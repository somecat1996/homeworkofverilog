==> flow/design.v <==
`timescale 1ns / 1ps
module clock(
    input clk,
    output p_500ms,
    output [3:0] p_625
    );
	 reg [31:0] q;
always @ (posedge clk)
				if (q>=25000000)
					begin
					q<=0;
					p_500ms=~p_500ms;
					end
				else
				q<=q+1;
always @ (posedge clk)
				if (q>=25000000)
					begin
					q<=0;
					p_625<=p_625+1;
					end
				else
				q<=q+1;
endmodule
Tool chain data of clock
What the tools print for clock, step after step.
Line numbers count from 1 in the design file above.
Cell names lack the library's common part.
{ "design": {"top": "clock", "clk_port": "clk", "cell_library": "sky130hd", "pvt_corner": "tt_025C_1v80"} }

Word level
Source: Yosys, flattened and elaborated, memories not mapped. Widths are those after wreduce; folded enables and synchronous resets count as part of the registers. Registers that Yosys merges into a memory's read port (data or address) are not register bits. Print and check cells do not count. Equal cells are merged and count once.
{ "classes": {"mul": 0, "n_cmp": 1, "div": 0, "muxes": 0, "add_sub_neg": 2, "n_eq": 0, "shift": 0, "reduce_and_logical": 0, "bitwise": 1} }
{ "ops": {"columns": ["cell", "count"], "rows": [
  ["32-bit by 1-bit adder with 32-bit output with constant B", 1],
  ["32-bit by 25-bit >= comparator with 1-bit output with constant B", 1],
  ["4-bit by 1-bit adder with 4-bit output with constant B", 1],
  ["1-bit NOT", 1]
]} }
{ "bits": {"regBits": 37, "in_bits": 1, "clocked_rd_ports_x_width": 0, "out_inout_bits": 5, "mem_bits_ro": 0, "latchBits": 0, "memories": 0, "ramBits": 0} }

Depth
Depth = most cells in a row (Yosys ltp): at word level without a register or memory, in the mapped netlist without a sequential cell, where the memories' decode and read muxes count.
{ "logic_depth": {"depth_word": 1, "abc_area": 0, "mapped_depth": 6} }

Synthesis result
The flow's flattened synthesis, as Yosys stat reports it; memories are mapped. The netlist is that of the ABC_AREA named above (0 if unset); the other value can give another one.
Totals and module areas in this step are rounded.
{ "types": {"columns": ["cell_type", "count"], "rows": [
  ["dfxtp_1", 32],
  ["edfxtp_1", 5],
  ["xnor2_1", 10],
  ["nor3_1", 16],
  ["a211oi_1", 10],
  ["or4_1", 7],
  ["nand3_1", 9],
  ["or3_1", 7],
  ["ha_1", 3],
  ["inv_1", 10],
  ["xor2_1", 4],
  ["nand2_1", 8],
  ["o21ai_0", 6],
  ["o31ai_1", 4],
  ["nand4_1", 4],
  ["nand4_2", 2],
  ["nor4_1", 4],
  ["buf_2", 4]
]} }
Other cell types: 13; their cells: 21.
{ "mapped": {"mapped_area_um2": 1600, "cell_count": 166, "ffs": 37} }

Timing after synthesis
Source: OpenSTA report_checks on the synthesized netlist (no wires, ideal clock, input and output delay 20% of the period each), path of least setup slack; recovery checks are left aside. Register names are those of the netlist, which keeps one name where synthesis merged equal registers.
{ "synth_path": {"path_kind": "register to register", "startpoint": "register q[0]", "endpoint": "register q[24]", "period_ns": 2.22, "n_path_buf": 1, "path_delay_ns": 2.032, "t_arrival_ns": 1.953, "stages": 7, "setup_slack_ns": 0.188, "synth_period_reached_ns": 2.032} }
"path_delay_ns" = arrival - input delay + setup time.
"stages" counts driving pins, that of a launching flip-flop among them; a cell with two outputs on the path counts twice.
"synth_period_reached_ns" = period - worst setup slack (recovery checks aside). The figure is calculated, with input and output delays left at 20% of the set period.
The rows between start and end are the longest chain of elaborated cells between them; the timing report does not say that the signal goes this way. Where chains are equally long, one stands for them.
A line is the first line of the expression or statement that the cell stems from. Yosys adds cells for indexed reads and writes and turns some case tables into memories.
{ "synth_between": {"path_cell_list": "dfxtp_1 -> ha_1 -> nand4_2 -> or3_1 -> buf_6 -> or4_1 -> a211oi_2", "elab_chain_cells": 1, "cone_cells": 2, "classes_between": "add/sub: 1; compare: 1"} }
{ "synth_rtl": {"columns": ["item", "line", "source"], "rows": [
  ["start: declaration", 7, "reg [31:0] q;"],
  ["32-bit by 1-bit adder with 32-bit output", 15, "q<=q+1;"],
  ["end: declaration", 7, null]
]} }

Worst path after layout
From the final timing report of run 1: the path of least setup slack in the routed layout; clock arrival at registers is part of the times.
{ "layout_path": {"path_kind": "register to register", "startpoint": "register q[0]", "endpoint": "register q[24]", "period_ns": 2.57, "t_arrival_ns": 2.38, "setup_slack_ns": 0.46, "n_path_buf": 0, "stages": 6} }
The rows between start and end are the longest chain of elaborated cells between them; the timing report does not say that the signal goes this way. Where chains are equally long, one stands for them.
{ "layout_between": {"path_cell_list": "dfxtp_1 -> ha_1 -> nand4_2 -> or3_4 -> or4_1 -> a211oi_2", "elab_chain_cells": 1, "cone_cells": 2, "classes_between": "add/sub: 1; compare: 1"} }
{ "layout_rtl": {"columns": ["item", "line", "source"], "rows": [
  ["start: declaration", 7, "reg [31:0] q;"],
  ["32-bit by 1-bit adder with 32-bit output", 15, "q<=q+1;"],
  ["end: declaration", 7, null]
]} }

# Flow runs of clock

Measured data: module clock, platform sky130hd, 2 stored runs of the flow under differing settings, order arbitrary. Input and output delays are each 20% of the period that was set; the output load is 0.01 pF.
"clock period reached": clock period set for the run, less the worst setup slack. It is reckoned from that one timing run; input and output delays stay at 20% of the period that was set.
"critical path time" = time allowed to the worst setup path (clock period - input delay - output delay, where it has them) - its slack; a late launch clock adds to it, a late capture clock takes from it.
Results are given in rounded form.

==> run 1: settings <==
{ "period_ns": 2.57, "CORE_UTILIZATION": 71, "SETUP_SLACK_MARGIN": 0.27, "PLACE_DENSITY_LB_ADDON": 0.01, "CORE_MARGIN": 7, "GPL_TIMING_DRIVEN": 1, "GPL_ROUTABILITY_DRIVEN": 0, "SLEW_MARGIN": 0, "CAP_MARGIN": 20 }
==> run 1: results <==
clock period reached: 2.113 ns
worst-case hold slack: 0.517 ns
die size: 3780 um2
utilization: 79.8 %
worst setup slack after layout: 0.457 ns
synthesized cell area: 1600 um2
critical path time: 2.11 ns
kind of the worst setup path: register to register

==> run 2: settings <==
{ "period_ns": 1.99, "CORE_UTILIZATION": 60, "SETUP_SLACK_MARGIN": 0.54, "PLACE_DENSITY_LB_ADDON": 0.01, "CORE_MARGIN": 8, "CELL_PAD_IN_SITES_GLOBAL_PLACEMENT": 3, "CELL_PAD_IN_SITES_DETAIL_PLACEMENT": 0, "TNS_END_PERCENT": 100, "MAX_ROUTING_LAYER": "met4", "CAP_MARGIN": 20, "SLEW_MARGIN": 20 }
==> run 2: results <==
incomplete, placement halted on FLW-0024
